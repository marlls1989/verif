==> flow/design.v <==
module mac4 #(WIDTH=16)
   (input logic [(WIDTH/2)-1:0] a,
    input logic [(WIDTH/2)-1:0] b,
    input logic en,
    input logic               clk, reset,
    output logic [WIDTH-1:0]  out);
   logic [(WIDTH/2)-1:0]      reg_a;
   logic [(WIDTH/2)-1:0]      reg_b;
   logic [WIDTH-1:0]          prod;
   logic [1:0]                reg_en;
   always @(posedge clk or negedge reset)
      if (!reset) begin
        reg_en[0] <= '0;
        reg_en[1] <= '0;
      end else begin
        reg_en[0] <= en;
        reg_en[1] <= reg_en[0];
      end
   always @(posedge clk) begin
      if (en) begin
        reg_a <= a;
        reg_b <= b;
      end
      if (reg_en[0])
        prod <= reg_a * reg_b;
     end
   always @(posedge clk or negedge reset)
      if (!reset)
        out <= '0;
      else if (reg_en[1])
        out  <= out + prod;
endmodule  
Reports on mac4
Tool output for the design above, in the order of the flow.
Lines are those of the file above, counted from 1.
Operators: Yosys type, input widths -> output width; for muxes data width and select width s.
Cell names lack the library's common part.
{ "design": {"design": "mac4", "clock": "clk", "cell_library": "sky130hd", "corner": "tt_025C_1v80"} }

Word-level counts
Source: Yosys, flattened and elaborated, memories not mapped. Widths are those after wreduce; folded enables and synchronous resets count as part of the registers. Registers that Yosys merges into a memory's read port (data or address) are not register bits. Print and check cells do not count. Equal cells are merged and count once.
{ "word_totals": {"ram_bits": 0, "clocked_rd_ports_x_width": 0, "register_bits": 50, "output_inout_bits": 16, "wordCells": 7, "mem_count": 0, "rom_bits": 0, "latch_bits": 0} }
{ "classes": {"add_sub_neg": 1, "mux": 0, "reduce_and_logical": 0, "n_shift": 0, "n_logic": 0, "n_div": 0, "n_mul": 1, "eq_ne": 0, "n_cmp": 0} }
{ "ops": {"columns": ["operator", "n"], "rows": [
  ["$mul 8x8->16", 1],
  ["$add 16x16->16", 1]
]} }

Longest topological paths
Longest topological path by Yosys (ltp), each cell counted once; first at word level (registers and memories cut), then after technology mapping (sequential cells cut; the memories' decode and read muxes count).
{ "depth": {"word_depth": 1, "abc_area": 0, "mapped_depth": 16, "ltp_nobuf": 16} }

Netlist
Yosys stat after the flow's synthesis: flattened, memories mapped to cells. It holds for the ABC_AREA given above (unset counts as 0); a run with the other value may have another netlist.
{ "by_type": {"columns": ["cell", "n", "area_total_um2"], "rows": [
  ["edfxtp_1", 32, 960.922],
  ["fa_1", 37, 740.71],
  ["ha_1", 51, 638.112],
  ["dfrtp_1", 18, 450.432],
  ["and2_1", 51, 319.056],
  ["inv_1", 60, 225.216],
  ["xnor2_1", 17, 148.893],
  ["mux2_2", 10, 112.608],
  ["nand2_1", 24, 90.086],
  ["a21oi_1", 15, 75.072],
  ["o21ai_0", 11, 55.053],
  ["nor2_1", 13, 48.797],
  ["a211oi_1", 6, 45.043],
  ["a21o_1", 6, 45.043],
  ["o21a_1", 6, 45.043],
  ["xor2_1", 4, 35.034],
  ["o21ai_1", 6, 30.029],
  ["o41ai_4", 1, 27.526]
]} }
Other cell types: 31; their cells: 44.
{ "mapped": {"mapped_area_um2": 4433.0, "buffers": 4, "ffs": 50, "cells": 412} }

Worst setup path after synthesis
OpenSTA on the mapped netlist: ideal clock, no wires. The path of least setup slack (recovery checks aside). Input and output delay are each 20% of the period. Register names are those of the netlist, which keeps one name where synthesis merged equal registers.
{ "synth_path": {"path_type": "reg2reg", "start": "register reg_b[4]", "end": "register prod[15]", "delay_ps": 4215, "setup_ps": 167, "arrival_time_ps": 4048, "t_first_pin_ps": 0, "path_slack_ps": 1185, "clock_period_ps": 5400, "path_stages": 15, "period_less_setup_slack_ps": 4215} }
"delay_ps" is the arrival time less input delay plus setup time.
"path_stages" counts driving pins, that of a launching flip-flop among them; a cell with two outputs on the path counts twice.
"period_less_setup_slack_ps" is the clock period less the worst setup slack; recovery checks do not enter. This is arithmetic on one report: input and output delays are still those of the set period (20% each).
Between the ends stands the longest chain of elaborated cells between them, by number of cells; it is not shown to be the way that was timed. Of several equally long chains one is given.
Each line given opens the expression or statement behind the cell; cells for indexed reads and writes are added by Yosys, which also makes memories of some case tables.
{ "synth_via": {"path_cell_list": "edfxtp_1 > and2_1 > fa_1 > fa_1 > inv_1 > fa_1 > fa_1 > inv_1 > ha_1 > o21a_1 > o31a_1 > o221a_2 > o41ai_4 > nor2_1 > a211oi_1", "elab_chain_cells": 1} }
{ "synth_rtl": {"columns": ["element", "line_no", "text"], "rows": [
  ["start: declaration", 8, "logic [(WIDTH/2)-1:0]      reg_b;"],
  ["start: assignment", 22, "reg_b <= b;"],
  ["$mul 8x8->16", 25, "prod <= reg_a * reg_b;"],
  ["end: assignment", 25, null],
  ["end: declaration", 9, "logic [WIDTH-1:0]          prod;"]
]} }

Worst path after layout
From the final timing report of run 1: the path of least setup slack in the routed layout; clock arrival at registers is part of the times.
The report prints the path's times to 10 ps; the period is as set.
{ "layout_path": {"path_type": "reg2reg", "start": "register reg_b[4]", "end": "register prod[15]", "arrival_time_ps": 4670, "path_slack_ps": 280, "path_stages": 15, "setup_ps": 170, "t_first_pin_ps": 300, "clock_period_ps": 4810} }
Between the ends stands the longest chain of elaborated cells between them, by number of cells; it is not shown to be the way that was timed. Of several equally long chains one is given.
{ "layout_via": {"path_cell_list": "edfxtp_1 > and2_1 > fa_1 > fa_1 > inv_1 > fa_1 > fa_1 > inv_1 > ha_1 > o21a_1 > o31a_1 > o221a_2 > o41ai_4 > nor2_1 > a211oi_1", "elab_chain_cells": 1} }
{ "layout_rtl": {"columns": ["element", "line_no", "text"], "rows": [
  ["start: declaration", 8, "logic [(WIDTH/2)-1:0]      reg_b;"],
  ["start: assignment", 22, "reg_b <= b;"],
  ["$mul 8x8->16", 25, "prod <= reg_a * reg_b;"],
  ["end: assignment", 25, null],
  ["end: declaration", 9, "logic [WIDTH-1:0]          prod;"]
]} }

Memo
Re: implementation data of mac4

Settings and measured results of 2 stored flow runs for module mac4 (sky130hd), not sorted in any way. The constraints put input and output delay at 20% of the set period each and load the outputs with 0.01 pF.
"worst_setup_path_time_ps" means the part of the period allowed to the worst setup path (the constraints hold back 20% at inputs and 20% at outputs) less its slack; where the path has registers, the arrival times of their clocks count too.
"power_mw": no workload was simulated; the value follows from the tool's default switching activity.
"worst_setup_path_time_ps" is given in steps of 10 ps.
[
  {
    "run": "run 1",
    "settings": { "period_ns": 4.81, "CORE_UTILIZATION": 16, "PLACE_DENSITY_LB_ADDON": 0.27, "CORE_ASPECT_RATIO": 1.77, "CELL_PAD_IN_SITES_DETAIL_PLACEMENT": 0, "CTS_CLUSTER_SIZE": 42, "CAP_MARGIN": 20, "CORE_MARGIN": 2, "SLEW_MARGIN": 20 },
    "results": { "cell_area_final_um2": 5380.2, "tns_setup_ps": 0, "worst_hold_slack_ps": 472, "worst_setup_path_time_ps": 4530, "worstPathKind": "reg2reg", "synthArea_um2": 4433.0, "die_um2": 29107.8, "setup_worst_slack_ps": 276, "power_mw": 3.360 }
  },
  {
    "run": "run 2",
    "settings": { "period_ns": 7.48, "CORE_UTILIZATION": 71, "SETUP_SLACK_MARGIN": 1.38, "PLACE_DENSITY_LB_ADDON": 0.16, "CELL_PAD_IN_SITES_GLOBAL_PLACEMENT": 2, "CTS_CLUSTER_SIZE": 49, "MAX_ROUTING_LAYER": "met4", "CAP_MARGIN": 20, "CORE_MARGIN": 2, "SLEW_MARGIN": 20 },
    "outcome": "not finished: placement ended with error FLW-0024"
  }
]
